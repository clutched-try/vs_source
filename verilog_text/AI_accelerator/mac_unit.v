==> flow/design.v <==
module mac_unit #(
    parameter AW = 16,
    parameter BW = 16,
    parameter ACCW = 40,
    parameter SIGNED = 0
)(
    input  wire clk,
    input  wire rst_n,
    input  wire en,
    input  wire valid_in,
    input  wire [AW-1:0] a,
    input  wire [BW-1:0] b,
    output reg  valid_out,
    output reg  [ACCW-1:0] acc_out
);
    localparam MW = AW + BW;
    reg [MW-1:0] prod_reg;
    reg          valid_reg;
    wire [MW-1:0] mult;
    generate
        if (SIGNED) begin
            assign mult = $signed($signed(a)) * $signed($signed(b));
        end else begin
            assign mult = a * b;
        end
    endgenerate
    always @(posedge clk) begin
        if (!rst_n) begin
            prod_reg <= {MW{1'b0}};
            valid_reg <= 1'b0;
        end else begin
            prod_reg <= mult;
            valid_reg <= valid_in;
        end
    end
    always @(posedge clk) begin
        if (!rst_n) begin
            acc_out <= {ACCW{1'b0}};
            valid_out <= 1'b0;
        end else begin
            valid_out <= valid_reg;
            if (en && valid_reg) begin
                if (MW <= ACCW) begin
                    if (SIGNED)
                        acc_out <= $signed(acc_out) + $signed({{(ACCW-MW){prod_reg[MW-1]}}, prod_reg});
                    else
                        acc_out <= acc_out + {{(ACCW-MW){1'b0}}, prod_reg};
                end else begin
                    acc_out <= acc_out + prod_reg[MW-1 -: ACCW];
                end
            end
        end
    end
endmodule
======== Tool chain data of mac_unit ========
Tool output for the design above, in the order of the flow.
Lines are those of the file above, counted from 1.
The mark n/a stands for no value.
design
  design top .............................. mac_unit
  clock input ............................. clk
  library ................................. sky130hd
  library corner .......................... tt_025C_1v80

======== Elaborated design ========
Counts by Yosys on the flattened word-level netlist (proc, flatten, opt, wreduce; memories kept). Register bits leave out memories and registers merged into their read ports (data or address); mux counts leave out enables and synchronous resets folded into registers. Print and check cells are left out. Cells with the same type and inputs are merged into one.
word-level totals
  register bits after elaboration ......... 74
  output and inout port bits .............. 41
cells by class
  reductions and logical operators ........ 1
  multiply operators ...................... 1
  add/sub/neg operators ................... 1
operators with widths
  kind                                            count
  16-bit by 16-bit multiplier with 32-bit output  1
  40-bit by 32-bit adder with 40-bit output       1
  1-bit logical AND                               1

======== Longest topological paths ========
Depth = most cells in a row (Yosys ltp): at word level without a register or memory, in the mapped netlist without a sequential cell, where the memories' decode and read muxes count.
logic depth
  word-level depth ........................ 1
  ABC_AREA ................................ 0
  mapped depth ............................ 23
  mapped depth without buffers ............ 20

======== After synthesis ========
The flow's flattened synthesis, as Yosys stat reports it; memories are mapped. The netlist is that of the ABC_AREA named above (0 if unset); the other value can give another one.
mapped netlist
  sequential area ......................... 1481.4 µm²
  cells in the netlist .................... 1550
  buffer cells ............................ 71
  synthesis area .......................... 12995.0 µm²
  mapped flip-flops ....................... 74
cell types
  cell                       count  area in all (µm²)
  sky130_fd_sc_hd__fa_1      195    3.9E+03
  sky130_fd_sc_hd__ha_1      136    1.7E+03
  sky130_fd_sc_hd__dfxtp_1   74     1.48E+03
  sky130_fd_sc_hd__and2_1    144    900.864
  sky130_fd_sc_hd__inv_1     240    900.864
  sky130_fd_sc_hd__nand2_1   211    792.01
  sky130_fd_sc_hd__a21oi_1   80     400.384
  sky130_fd_sc_hd__nor2_1    68     255.245
  sky130_fd_sc_hd__clkbuf_1  62     232.723
  sky130_fd_sc_hd__o21ai_0   44     220.211
  sky130_fd_sc_hd__a21o_1    22     165.158
  sky130_fd_sc_hd__mux2i_1   16     160.154
  sky130_fd_sc_hd__xor2_1    18     157.651
  sky130_fd_sc_hd__xnor2_1   15     131.376
  sky130_fd_sc_hd__o21a_1    17     127.622
  sky130_fd_sc_hd__a211oi_1  14     105.101
  sky130_fd_sc_hd__nand3_1   21     105.101
  sky130_fd_sc_hd__nor3_1    19     95.091
Other cell types: 45; their cells: 154.

======== Worst setup path after synthesis ========
Path of least setup slack by OpenSTA after synthesis, without wires, with an ideal clock, recovery checks aside; 20% of the period is set as input and as output delay. Where synthesis merged equal registers, the netlist keeps one of their names.
timing after synthesis
  path kind ............................... input to register
  start ................................... input port b[7]
  end ..................................... register prod_reg[31]
  data required time ...................... 6.799 ns
  stages .................................. 23
  period .................................. 6.92 ns
  arrival ................................. 6.884 ns
  path slack .............................. -0.085 ns
  delay of the path ....................... 5.621 ns
  launch time at the first pin ............ 1.384 ns
  synthesis period reached ................ 7.005 ns
"delay of the path" is the arrival time less input delay plus setup time.
"stages" counts driving pins, that of a launching flip-flop among them; a cell with two outputs on the path counts twice.
"synthesis period reached" is the clock period less the worst setup slack; recovery checks do not enter. This is arithmetic on one report: input and output delays are still those of the set period (20% each).
The rows between start and end are the longest chain of elaborated cells between them; the timing report does not say that the signal goes this way. Where chains are equally long, one stands for them.
A line is the first line of the expression or statement that the cell stems from. Yosys adds cells for indexed reads and writes and turns some case tables into memories.
between the ends, after synthesis
  cells stage by stage .................... sky130_fd_sc_hd__clkbuf_1 -> sky130_fd_sc_hd__nand2_1 -> sky130_fd_sc_hd__fa_1 -> sky130_fd_sc_hd__inv_1 -> sky130_fd_sc_hd__fa_1 -> sky130_fd_sc_hd__inv_1 -> sky130_fd_sc_hd__fa_1 -> sky130_fd_sc_hd__inv_1 -> sky130_fd_sc_hd__fa_1 -> sky130_fd_sc_hd__fa_1 -> sky130_fd_sc_hd__inv_1 -> sky130_fd_sc_hd__fa_1 -> sky130_fd_sc_hd__inv_1 -> sky130_fd_sc_hd__ha_1 -> sky130_fd_sc_hd__buf_4 -> sky130_fd_sc_hd__nand2_2 -> sky130_fd_sc_hd__or4_1 -> sky130_fd_sc_hd__or3_1 -> sky130_fd_sc_hd__o211ai_2 -> sky130_fd_sc_hd__and2_1 -> sky130_fd_sc_hd__buf_4 -> sky130_fd_sc_hd__a41oi_2 -> sky130_fd_sc_hd__mux2_4
  cells in the longest elaborated chain ... 1
  elaborated cells on any way between the ends .. 1
  RTL lines with such cells ............... 1
  those cells by class .................... mul: 1
RTL lines, path after synthesis
  item                                            RTL line  text
  start: declaration                              12        input  wire [BW-1:0] b,
  16-bit by 16-bit multiplier with 32-bit output  24        assign mult = a * b;
  end: assignment                                 29        prod_reg <= {MW{1'b0}};
  end: assignment                                 32        prod_reg <= mult;
  end: declaration                                17        reg [MW-1:0] prod_reg;

======== Worst path after layout ========
From the final timing report of run 1: the path of least setup slack in the routed layout; clock arrival at registers is part of the times.
timing after layout
  path kind ............................... input to register
  start ................................... input port a[5]
  end ..................................... register prod_reg[31]
  arrival ................................. 7.12 ns
  path slack .............................. 1.53 ns
  data required time ...................... 8.66 ns
  launch time at the first pin ............ 1.68 ns
  period .................................. 8.42 ns
  stages .................................. 21
The rows between start and end are the longest chain of elaborated cells between them; the timing report does not say that the signal goes this way. Where chains are equally long, one stands for them.
between the ends, after layout
  cells stage by stage .................... sky130_fd_sc_hd__buf_12 -> sky130_fd_sc_hd__buf_6 -> sky130_fd_sc_hd__and2_4 -> sky130_fd_sc_hd__fa_1 -> sky130_fd_sc_hd__inv_2 -> sky130_fd_sc_hd__fa_2 -> sky130_fd_sc_hd__fa_2 -> sky130_fd_sc_hd__fa_1 -> sky130_fd_sc_hd__inv_1 -> sky130_fd_sc_hd__fa_1 -> sky130_fd_sc_hd__inv_1 -> sky130_fd_sc_hd__fa_1 -> sky130_fd_sc_hd__inv_2 -> sky130_fd_sc_hd__ha_4 -> sky130_fd_sc_hd__nand2_4 -> sky130_fd_sc_hd__or4_1 -> sky130_fd_sc_hd__or3_1 -> sky130_fd_sc_hd__o211ai_2 -> sky130_fd_sc_hd__and2_4 -> sky130_fd_sc_hd__a41oi_2 -> sky130_fd_sc_hd__mux2_4
  cells in the longest elaborated chain ... 1
  elaborated cells on any way between the ends .. 1
  RTL lines with such cells ............... 1
  those cells by class .................... mul: 1
RTL lines, path after layout
  item                                            RTL line  text
  start: declaration                              11        input  wire [AW-1:0] a,
  16-bit by 16-bit multiplier with 32-bit output  24        assign mult = a * b;
  end: assignment                                 29        prod_reg <= {MW{1'b0}};
  end: assignment                                 32        prod_reg <= mult;
  end: declaration                                17        reg [MW-1:0] prod_reg;

Ticket comment

Measured results for mac_unit: 2 stored runs of the Yosys and OpenROAD flow on sky130hd. The settings differ; the order carries no meaning. The constraints put input and output delay at 20% of the set period each and load the outputs with 0.01 pF.
"achieved period" is the run's clock period less its worst setup slack. It is reckoned from that one timing run; input and output delays stay at 20% of the period that was set.
By "critical path time" is meant the share of the clock period that the worst setup path is allowed (20% is reserved at inputs, 20% at outputs), minus its slack. Clock arrival times at its registers enter into it.
By "overall power" is meant OpenSTA's value without simulated activity: inputs other than the clock are taken to toggle once in ten clock periods, and the tool carries that through the logic.

======== run 1 ========
==> flow/run.sh <==
#!/bin/bash
# the make line also repeats the synthesis and layout settings of config.mk as NAME=value (left out here)
make -C /OpenROAD-flow-scripts/flow DESIGN_CONFIG=/design/flow/config.mk WORK_HOME=/design/flow/orfs CLKGATE_MAP_FILE= finish
==> flow/config.mk <==
export PLATFORM = sky130hd
export DESIGN_NAME = mac_unit
export DESIGN_NICKNAME = mac_unit
export VERILOG_FILES = /design/flow/design.v
export SDC_FILE = /design/flow/constraint.sdc
export NUM_CORES = 4
export LEC_CHECK = 0
export CAP_MARGIN = 20
export CORE_MARGIN = 2
export CORE_UTILIZATION = 30
export CTS_CLUSTER_DIAMETER = 157
export HOLD_SLACK_MARGIN = 0.28
export MAX_ROUTING_LAYER = met4
export PLACE_DENSITY_LB_ADDON = 0.1
export SETUP_SLACK_MARGIN = 1.55
export SLEW_MARGIN = 20
==> flow/constraint.sdc <==
create_clock -name core_clock -period 8.42 [get_ports {clk}]
set_input_delay 1.6840 -clock core_clock [delete_from_list [all_inputs] [get_ports {clk}]]
set_output_delay 1.6840 -clock core_clock [all_outputs]
set_load 0.01 [all_outputs]

-------- measured, run 1 --------
  mapped cell area after synthesis ........ 12995.0 µm²
  total die area .......................... 44997.0 µm²
  standard-cell area of the final layout .. 15432.3 µm²
  utilization ............................. 36.0 %
  smallest setup slack .................... 1.534 ns
  total negative slack on setup checks .... 0.000 ns
  worst hold slack ........................ 0.483 ns
  overall power ........................... 0.00704 W
  achieved period ......................... 6.886 ns
  critical path time ...................... 5.20 ns
  type of the worst setup path ............ input to register

======== run 2 ========
==> flow/run.sh <==
#!/bin/bash
# the make line also repeats the synthesis and layout settings of config.mk as NAME=value (left out here)
make -C /OpenROAD-flow-scripts/flow DESIGN_CONFIG=/design/flow/config.mk WORK_HOME=/design/flow/orfs CLKGATE_MAP_FILE= finish
==> flow/config.mk <==
export PLATFORM = sky130hd
export DESIGN_NAME = mac_unit
export DESIGN_NICKNAME = mac_unit
export VERILOG_FILES = /design/flow/design.v
export SDC_FILE = /design/flow/constraint.sdc
export NUM_CORES = 4
export LEC_CHECK = 0
export CAP_MARGIN = 20
export CELL_PAD_IN_SITES_GLOBAL_PLACEMENT = 0
export CORE_MARGIN = 2
export CORE_UTILIZATION = 57
export CTS_CLUSTER_DIAMETER = 352
export CTS_CLUSTER_SIZE = 27
export GPL_TIMING_DRIVEN = 0
export MIN_ROUTING_LAYER = met1
export PLACE_DENSITY_LB_ADDON = 0.1
export SLEW_MARGIN = 20
==> flow/constraint.sdc <==
create_clock -name core_clock -period 7.37 [get_ports {clk}]
set_input_delay 1.4740 -clock core_clock [delete_from_list [all_inputs] [get_ports {clk}]]
set_output_delay 1.4740 -clock core_clock [all_outputs]
set_load 0.01 [all_outputs]

-------- measured, run 2 --------
  mapped cell area after synthesis ........ 12995.0 µm²
  total die area .......................... 24021.9 µm²
  standard-cell area of the final layout .. 14492.6 µm²
  utilization ............................. 64.4 %
  smallest setup slack .................... 0.144 ns
  total negative slack on setup checks .... 0.000 ns
  worst hold slack ........................ 0.469 ns
  overall power ........................... 0.006712 W
  achieved period ......................... 7.226 ns
  critical path time ...................... 5.75 ns
  type of the worst setup path ............ input to register
